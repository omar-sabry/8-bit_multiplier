==> flow/design.v <==
module UART_receiver(  
input clk,  
input RxD,  
output [7:0] RxData,  
output output_level);  
reg [3:0] bitcounter = 0;  
reg [1:0] samplecounter = 0;  
reg clear_bitcounter, inc_bitcounter, inc_samplecounter, clear_samplecounter;  
reg [13:0] counter = 0;  
reg state = 0;  
reg nextstate;  
reg shift;  
reg [9:0] rxshiftreg;  
reg output_reset = 0;  
reg [31:0] time_counter = 0;  
parameter clk_freq = 100_000_000;  
parameter baud_rate = 9_600;  
parameter oversamples = 4;  
parameter reset_counter = clk_freq/(baud_rate*oversamples);  
parameter counter_mid_sample = (oversamples/2);  
parameter num_bit = 10;  
parameter reset_key = 8'b01100001;  
parameter reset_high_seconds = 1;
parameter reset_time_counter = clk_freq*reset_high_seconds;
assign RxData = rxshiftreg [8:1];  
assign output_level = output_reset;
always @ (posedge clk) begin
counter <= counter +1;  
if (counter >= reset_counter-1) begin  
counter <=0;  
state <= nextstate;  
if (shift)rxshiftreg <= {RxD,rxshiftreg[9:1]};  
if (clear_samplecounter) samplecounter <=0;  
if (inc_samplecounter) samplecounter <= samplecounter +1;  
if (clear_bitcounter) bitcounter <=0;  
if (inc_bitcounter)bitcounter <= bitcounter +1;  
end
if (output_reset == 0 && rxshiftreg[8:1] == reset_key)
output_reset <= 1;
if (output_reset == 1)
if (time_counter >= reset_time_counter) begin
time_counter <= 0;
output_reset <= 0;
rxshiftreg[8:1] <= 0;
end
else time_counter <= time_counter +1;
end
always @ (posedge clk) begin  
shift <= 0;  
clear_samplecounter <=0;  
inc_samplecounter <=0;  
clear_bitcounter <=0;  
inc_bitcounter <=0;  
nextstate <=0;  
case (state)
0: begin  
if (RxD)  
nextstate <=0;  
else begin  
nextstate <=1;  
clear_bitcounter <=1;  
clear_samplecounter <=1;  
end
end
1: begin  
nextstate <= 1;  
if (samplecounter == counter_mid_sample - 1) shift <= 1;  
if (samplecounter == oversamples - 1) begin  
if (bitcounter == num_bit - 1)  
nextstate <= 0;  
inc_bitcounter <=1;  
clear_samplecounter <=1;  
end
else inc_samplecounter <=1;  
end
default: nextstate <=0;  
endcase
end
endmodule
# [Tool chain data of UART_receiver]
# The steps from the RTL of UART_receiver to its reports follow in flow order.
# Line numbers count from 1 in the design file above.
# Operators carry their Yosys type and port widths (W data, S select, Z words).
# Cell names lack the library's common part.
# Not given: --
[design] top_module="UART_receiver" clock="clk" library="sky130hd" lib_corner="tt_025C_1v80"

# [Elaborated design]
# Source: Yosys, flattened and elaborated, memories not mapped. Widths are those after wreduce. Registers that Yosys merges into a memory's read port (data or address) are not register bits. Print and check cells do not count. Equal cells are merged and count once.
[word_totals] mem_count=0 mem_bits_rw=0 mem_bits_ro=0 in_bits=2 clocked_rd_ports_x_width=0 output_inout_bits=9 wordCells=51 regBits=69 latch_bits=0
[op_classes] n_div=0 n_logic=2 shift=0 multipliers=0 equal=4 n_cmp=2 n_mux=19 add_sub_neg=4 reduce_and_logical=6
[ops] operator="$add A32 B1 Y32 const B" count=1
[ops] operator="$ge A32 B27 Y1 const B" count=1
[ops] operator="$mux W8" count=4
[ops] operator="$add A14 B1 Y14 const B" count=1
[ops] operator="$ge A14 B12 Y1 const B" count=1
[ops] operator="$mux W1" count=9
[ops] operator="$eq A8 B7 Y1 const B" count=1
[ops] operator="$mux W4" count=2
[ops] operator="$reduce_and A2 Y1" count=3
[ops] operator="$reduce_bool A2 Y1" count=2
[ops] operator="$add A4 B1 Y4 const B" count=1
[ops] operator="$eq A4 B4 Y1 const B" count=1
[ops] operator="$pmux W1 S2" count=2
[ops] operator="$mux W2" count=2
[ops] operator="$not A1 Y1" count=2
[ops] operator="$add A2 B1 Y2 const B" count=1
[ops] operator="$eq A2 B1 Y1 const B" count=1
[ops] operator="$eq A2 B2 Y1 const B" count=1
[ops] operator="$logic_and A1 B1 Y1" count=1

# [Longest topological paths]
# Depth = most cells in a row (Yosys ltp): at word level without a register or memory, in the mapped netlist without a sequential cell, where the memories' decode and read muxes count.
[depth] word_depth=5 abc_area=1 depth_mapped=11 mapped_depth_nobuf=11

# [Mapped cells and area]
# Yosys stat after the flow's synthesis: flattened, memories mapped to cells. It holds for the ABC_AREA given above (unset counts as 0); a run with the other value may have another netlist.
# The area totals of this step are shown rounded.
[synth_totals] buffers=15 seq_area_um2=1800 flip_flops=69 synth_area_um2=3600 cells=432
[types] cell="edfxtp_1" count=40 area_total_um2=1.2E+03
[types] cell="dfxtp_1" count=29 area_total_um2=580.557
[types] cell="nand2_1" count=85 area_total_um2=319.056
[types] cell="nor2_1" count=72 area_total_um2=270.259
[types] cell="inv_1" count=53 area_total_um2=198.941
[types] cell="nand3_1" count=27 area_total_um2=135.13
[types] cell="a21oi_1" count=20 area_total_um2=100.096
[types] cell="ha_1" count=7 area_total_um2=87.584
[types] cell="buf_4" count=11 area_total_um2=82.579
[types] cell="xor2_1" count=7 area_total_um2=61.309
[types] cell="xnor2_1" count=6 area_total_um2=52.55
[types] cell="nand4_1" count=8 area_total_um2=50.048
[types] cell="nor2_2" count=8 area_total_um2=50.048
[types] cell="nor3_1" count=10 area_total_um2=50.048
[types] cell="nor3b_2" count=4 area_total_um2=50.048
[types] cell="o21ai_0" count=7 area_total_um2=35.034
[types] cell="nor2_4" count=3 area_total_um2=33.782
[types] cell="inv_2" count=7 area_total_um2=26.275
# Not listed: further types 18, cells in them 28.

# [Path before layout]
# Path of least setup slack by OpenSTA after synthesis, without wires, with an ideal clock, recovery checks aside; 20% of the period is set as input and as output delay. Where synthesis merged equal registers, the netlist keeps one of their names.
[synth_timing] path_kind="flip-flop to flip-flop" from="register output_reset" to="register output_reset" path_slack_ns=0.808 n_path_buf=0 t_first_pin_ns=0.000 setup_time_ns=0.117 driving_pins=3 clock_period_ns=2.4 arrival_time_ns=1.475 t_required_ns=2.283 delay_ns=1.592 period_less_setup_slack_ns=1.592
# "delay_ns" = arrival - input delay + setup time.
# "driving_pins": output pins that drive a net of the path, with the launching flip-flop's if there is one; two outputs of one cell count as two.
# "period_less_setup_slack_ns" is the clock period less the worst setup slack; recovery checks do not enter. This is arithmetic on one report: input and output delays are still those of the set period (20% each).
# Between the ends stands the longest chain of elaborated cells between them, by number of cells; it is not shown to be the way that was timed. Of several equally long chains one is given.
# Each line given opens the expression or statement behind the cell; cells for indexed reads and writes are added by Yosys, which also makes memories of some case tables.
[synth_between] cell_sequence="dfxtp_1 > nand2_2 > o21a_1" elab_chain_cells=5 cone_cells=5 cone_lines=3 cone_classes="mux: 3; logic: 1; reduce/logical: 1"
[synth_rtl] element="from (decl)" line=14 rtl="reg output_reset = 0;"
[synth_rtl] element="from (assign)" line=39 rtl="output_reset <= 1;"
[synth_rtl] element="from (assign)" line=43 rtl="output_reset <= 0;"
[synth_rtl] element="$not A1 Y1" line=38 rtl="if (output_reset == 0 && rxshiftreg[8:1] == reset_key)"
[synth_rtl] element="$logic_and A1 B1 Y1" line=38
[synth_rtl] element="$mux W1" line=38
[synth_rtl] element="$mux W1" line=41 rtl="if (time_counter >= reset_time_counter) begin"
[synth_rtl] element="$mux W1" line=40 rtl="if (output_reset == 1)"
[synth_rtl] element="to (assign)" line=39
[synth_rtl] element="to (assign)" line=43
[synth_rtl] element="to (decl)" line=14

# [Timing after layout]
# From the final timing report of run 1: the path of least setup slack in the routed layout; clock arrival at registers is part of the times.
[layout_timing] path_kind="flip-flop to output port" from="register output_reset" to="output port output_level" clock_period_ns=3.73 t_first_pin_ns=0.34 arrival_time_ns=1.66 n_path_buf=2 output_delay_ns=0.75 t_required_ns=2.98 driving_pins=3 path_slack_ns=1.32
[layout_between] cell_sequence="dfxtp_1 > buf_4 > clkdlybuf4s50_1" elab_chain_cells=0 cone_cells=0 cone_lines=0
[layout_rtl] element="from (decl)" line=14 rtl="reg output_reset = 0;"
[layout_rtl] element="from (assign)" line=39 rtl="output_reset <= 1;"
[layout_rtl] element="from (assign)" line=43 rtl="output_reset <= 0;"
[layout_rtl] element="to (decl)" line=5 rtl="output output_level);"

Subject: UART_receiver on sky130hd, stored results

Hello all,

Settings and measured results of 2 stored flow runs for module UART_receiver (sky130hd), not sorted in any way. The constraints put input and output delay at 20% of the set period each and load the outputs with 0.01 pF.
"power_uw" rests on the timing tool's default activity at the inputs, not on a simulated workload.
Results are given in rounded form.

[flow] run 1: files
==> flow/run.sh <==
#!/bin/bash
# the make line also repeats the synthesis and layout settings of config.mk as NAME=value (left out here)
make -C /OpenROAD-flow-scripts/flow DESIGN_CONFIG=/design/flow/config.mk WORK_HOME=/design/flow/orfs CLKGATE_MAP_FILE= finish
==> flow/config.mk <==
export PLATFORM = sky130hd
export DESIGN_NAME = UART_receiver
export DESIGN_NICKNAME = UART_receiver
export VERILOG_FILES = /design/flow/design.v
export SDC_FILE = /design/flow/constraint.sdc
export NUM_CORES = 4
export LEC_CHECK = 0
export ABC_AREA = 1
export CAP_MARGIN = 20
export CORE_MARGIN = 4
export CORE_UTILIZATION = 59
export CTS_CLUSTER_DIAMETER = 232
export MAX_ROUTING_LAYER = met4
export SETUP_SLACK_MARGIN = -0.12
export SLEW_MARGIN = 20
export TNS_END_PERCENT = 5
==> flow/constraint.sdc <==
create_clock -name core_clock -period 3.73 [get_ports {clk}]
set_input_delay 0.7460 -clock core_clock [delete_from_list [all_inputs] [get_ports {clk}]]
set_output_delay 0.7460 -clock core_clock [all_outputs]
set_load 0.01 [all_outputs]

[flow] run 1: metrics
[metrics] synth_chip_area_um2 = 3600
[metrics] ws_setup_ns = 1.3
[metrics] power_uw = 2200
[metrics] fin_tns_ns = 0.000
[metrics] die_footprint_um2 = 7400
[metrics] cell_area_final_um2 = 3900

[flow] run 2: files
==> flow/run.sh <==
#!/bin/bash
# the make line also repeats the synthesis and layout settings of config.mk as NAME=value (left out here)
make -C /OpenROAD-flow-scripts/flow DESIGN_CONFIG=/design/flow/config.mk WORK_HOME=/design/flow/orfs CLKGATE_MAP_FILE= finish
==> flow/config.mk <==
export PLATFORM = sky130hd
export DESIGN_NAME = UART_receiver
export DESIGN_NICKNAME = UART_receiver
export VERILOG_FILES = /design/flow/design.v
export SDC_FILE = /design/flow/constraint.sdc
export NUM_CORES = 4
export LEC_CHECK = 0
export CAP_MARGIN = 20
export CORE_MARGIN = 2
export CORE_UTILIZATION = 40
export SETUP_SLACK_MARGIN = 0.5
export SLEW_MARGIN = 20
==> flow/constraint.sdc <==
create_clock -name core_clock -period 2.21 [get_ports {clk}]
set_input_delay 0.4420 -clock core_clock [delete_from_list [all_inputs] [get_ports {clk}]]
set_output_delay 0.4420 -clock core_clock [all_outputs]
set_load 0.01 [all_outputs]

[flow] run 2: metrics
[metrics] cell_area_final_um2 = 4700
[metrics] ws_setup_ns = 0.19
[metrics] fin_tns_ns = 0.000
[metrics] power_uw = 3300
[metrics] synth_chip_area_um2 = 3500
[metrics] die_footprint_um2 = 9600

Thanks
